==> flow/design.v <==
module counter(
input clk,
output reg [15:0] count);
initial begin
count={16{1'b0}};
end
always @(posedge clk)begin
$monitor("count=%d",count);
count=count+1;
end
endmodule
# From RTL to reports: counter
# The steps from the RTL of counter to its reports follow in flow order.
# Line numbers count from 1 in the design file above.
# A cell with - has no value.
[setup]
top_module = "counter"
clock_port = "clk"
cell_library = "sky130hd"
corner = "tt_025C_1v80"

# Word level
# Counts by Yosys on the flattened word-level netlist (proc, flatten, opt, wreduce; memories kept). Register bits leave out memories and registers merged into their read ports (data or address); mux counts leave out enables and synchronous resets folded into registers. Print and check cells are left out. Cells with the same type and inputs are merged into one.
[bits]
register_bits = 16
in_bits = 1
output_inout_bits = 16
word_cells = 2
[op_classes]
n_addsub = 1
[ops]
columns = ["operator", "n"]
rows = [
  ["16-bit by 1-bit adder with 16-bit output (second input constant)", 1],
]

# Depth
# Depth = most cells in a row (Yosys ltp): at word level without a register or memory, in the mapped netlist without a sequential cell, where the memories' decode and read muxes count.
[logic_depth]
ltp_word = 1
ABC_AREA = 0
ltp_mapped = 4
mapped_depth_nobuf = 4

# Mapped cells and area
# The flow's flattened synthesis, as Yosys stat reports it; memories are mapped. The netlist is that of the ABC_AREA named above (0 if unset); the other value can give another one.
# The area totals of this step are shown rounded.
[mapped]
buf_cells = 0
area_um2 = 622
sequential_area_um2 = 320
ff_cells = 16
stdcells = 57
[by_type]
columns = ["cell", "n", "area_total_um2"]
rows = [
  ["sky130_fd_sc_hd__dfxtp_1", 16, 320.307],
  ["sky130_fd_sc_hd__xor2_1", 10, 87.584],
  ["sky130_fd_sc_hd__nor4_2", 4, 50.048],
  ["sky130_fd_sc_hd__xnor2_1", 4, 35.034],
  ["sky130_fd_sc_hd__nand3_1", 5, 25.024],
  ["sky130_fd_sc_hd__nand4_4", 1, 21.27],
  ["sky130_fd_sc_hd__nor3_1", 4, 20.019],
  ["sky130_fd_sc_hd__nand2_1", 4, 15.014],
  ["sky130_fd_sc_hd__ha_1", 1, 12.512],
  ["sky130_fd_sc_hd__nand4_1", 2, 12.512],
  ["sky130_fd_sc_hd__inv_1", 3, 11.261],
  ["sky130_fd_sc_hd__nor2_1", 3, 11.261],
]

# Path before layout
# Path of least setup slack by OpenSTA after synthesis, without wires, with an ideal clock, recovery checks aside; 20% of the period is set as input and as output delay. Where synthesis merged equal registers, the netlist keeps one of their names.
[synth_timing]
path_type = "register to register"
from = "register count[2]"
to = "register count[13]"
stages = 4
path_delay_ns = 1.223
path_buffers = 0
t_first_pin_ns = 0.000
arrival_ns = 1.151
path_slack_ns = 0.087
t_required_ns = 1.238
setup_time_ns = 0.072
period_ns = 1.31
period_less_setup_slack_ns = 1.223
# "path_delay_ns" is the arrival time less input delay plus setup time.
# "stages": output pins that drive a net of the path, with the launching flip-flop's if there is one; two outputs of one cell count as two.
# "period_less_setup_slack_ns" = period - worst setup slack (recovery checks aside). The figure is calculated, with input and output delays left at 20% of the set period.
# Between the ends stands the longest chain of elaborated cells between them, by number of cells; it is not shown to be the way that was timed. Of several equally long chains one is given.
# Each line given opens the expression or statement behind the cell; cells for indexed reads and writes are added by Yosys, which also makes memories of some case tables.
[synth_via]
path_cell_list = "sky130_fd_sc_hd__dfxtp_1 -> sky130_fd_sc_hd__nand3_1 -> sky130_fd_sc_hd__nor4_2 -> sky130_fd_sc_hd__xor2_1"
elab_chain_len = 1
cells_between = 1
lines_between = 1
classes_between = "add/sub (1)"
[synth_rtl]
columns = ["element", "line_no", "rtl"]
rows = [
  ["from (decl)", 3, "output reg [15:0] count);"],
  ["from (assign)", 9, "count=count+1;"],
  ["16-bit by 1-bit adder with 16-bit output", 9, ""],
  ["to (assign)", 9, ""],
  ["to (decl)", 3, ""],
]

# Worst path after layout
# From the final timing report of run 1: the path of least setup slack in the routed layout; clock arrival at registers is part of the times.
[layout_timing]
path_type = "register to register"
from = "register count[4]"
to = "register count[8]"
path_buffers = 1
path_slack_ns = 0.13
arrival_ns = 1.36
setup_time_ns = 0.07
t_first_pin_ns = 0.27
t_required_ns = 1.49
period_ns = 1.28
stages = 5
# Between the ends stands the longest chain of elaborated cells between them, by number of cells; it is not shown to be the way that was timed. Of several equally long chains one is given.
[layout_via]
path_cell_list = "sky130_fd_sc_hd__dfxtp_4 -> sky130_fd_sc_hd__nand4_4 -> sky130_fd_sc_hd__buf_4 -> sky130_fd_sc_hd__nor3_2 -> sky130_fd_sc_hd__xor2_1"
elab_chain_len = 1
cells_between = 1
lines_between = 1
classes_between = "add/sub (1)"
[layout_rtl]
columns = ["element", "line_no", "rtl"]
rows = [
  ["from (decl)", 3, "output reg [15:0] count);"],
  ["from (assign)", 9, "count=count+1;"],
  ["16-bit by 1-bit adder with 16-bit output", 9, ""],
  ["to (assign)", 9, ""],
  ["to (decl)", 3, ""],
]

Memo
Re: implementation data of counter

counter through Yosys and OpenROAD on sky130hd: 2 stored runs, unordered, with their settings and measured results. The constraints put input and output delay at 20% of the set period each and load the outputs with 0.01 pF.
"achieved_period_ns" means the clock period less the worst setup slack. The figure is calculated, with input and output delays left at 20% of the set period.
"critical_path_time_ns": the worst setup path's part of the clock period (all of it between registers, 20% less for each end at a port) less its slack. A launch clock that arrives late makes it longer, a capture clock that arrives late makes it shorter.
"final_power_mw": no workload was simulated; the value follows from the tool's default switching activity.
The measured numbers are rounded.

# run 1
==> flow/run.sh <==
#!/bin/bash
# the make line also repeats the synthesis and layout settings of config.mk as NAME=value (left out here)
make -C /OpenROAD-flow-scripts/flow DESIGN_CONFIG=/design/flow/config.mk WORK_HOME=/design/flow/orfs CLKGATE_MAP_FILE= finish
==> flow/config.mk <==
export PLATFORM = sky130hd
export DESIGN_NAME = counter
export DESIGN_NICKNAME = counter
export VERILOG_FILES = /design/flow/design.v
export SDC_FILE = /design/flow/constraint.sdc
export NUM_CORES = 4
export LEC_CHECK = 0
export CAP_MARGIN = 20
export CORE_MARGIN = 2
export CORE_UTILIZATION = 40
export SETUP_SLACK_MARGIN = 0.11
export SLEW_MARGIN = 20
==> flow/constraint.sdc <==
create_clock -name core_clock -period 1.28 [get_ports {clk}]
set_input_delay 0.2560 -clock core_clock [delete_from_list [all_inputs] [get_ports {clk}]]
set_output_delay 0.2560 -clock core_clock [all_outputs]
set_load 0.01 [all_outputs]

==> run 1: results <==
final_hold_ws_ns=0.431
critical_path_time_ns=1.15
worst_path_kind="register to register"
yosys.chip_area_um2=622
achieved_period_ns=1.152
final_power_mw=0.739
setup_ws_ns=0.128
post_route_util_frac=0.609
stdcell_area_um2=907
final_die_area_um2=1890
fin_tns_ns=0.000

# run 2
==> flow/run.sh <==
#!/bin/bash
# the make line also repeats the synthesis and layout settings of config.mk as NAME=value (left out here)
make -C /OpenROAD-flow-scripts/flow DESIGN_CONFIG=/design/flow/config.mk WORK_HOME=/design/flow/orfs CLKGATE_MAP_FILE= finish
==> flow/config.mk <==
export PLATFORM = sky130hd
export DESIGN_NAME = counter
export DESIGN_NICKNAME = counter
export VERILOG_FILES = /design/flow/design.v
export SDC_FILE = /design/flow/constraint.sdc
export NUM_CORES = 4
export LEC_CHECK = 0
export ABC_AREA = 0
export CAP_MARGIN = 20
export CELL_PAD_IN_SITES_DETAIL_PLACEMENT = 0
export CORE_ASPECT_RATIO = 1.7
export CORE_MARGIN = 2
export CORE_UTILIZATION = 15
export CTS_CLUSTER_DIAMETER = 101
export CTS_CLUSTER_SIZE = 51
export GPL_ROUTABILITY_DRIVEN = 0
export GPL_TIMING_DRIVEN = 1
export HOLD_SLACK_MARGIN = 0.27
export PLACE_DENSITY = 0.47
export SLEW_MARGIN = 20
==> flow/constraint.sdc <==
create_clock -name core_clock -period 1.15 [get_ports {clk}]
set_input_delay 0.2300 -clock core_clock [delete_from_list [all_inputs] [get_ports {clk}]]
set_output_delay 0.2300 -clock core_clock [all_outputs]
set_load 0.01 [all_outputs]

==> run 2: results <==
final_die_area_um2=4690
final_hold_ws_ns=0.442
achieved_period_ns=1.151
critical_path_time_ns=1.15
worst_path_kind="register to register"
setup_ws_ns=-0.001
post_route_util_frac=0.277
fin_tns_ns=-0.001
stdcell_area_um2=1100
yosys.chip_area_um2=622
final_power_mw=1.03
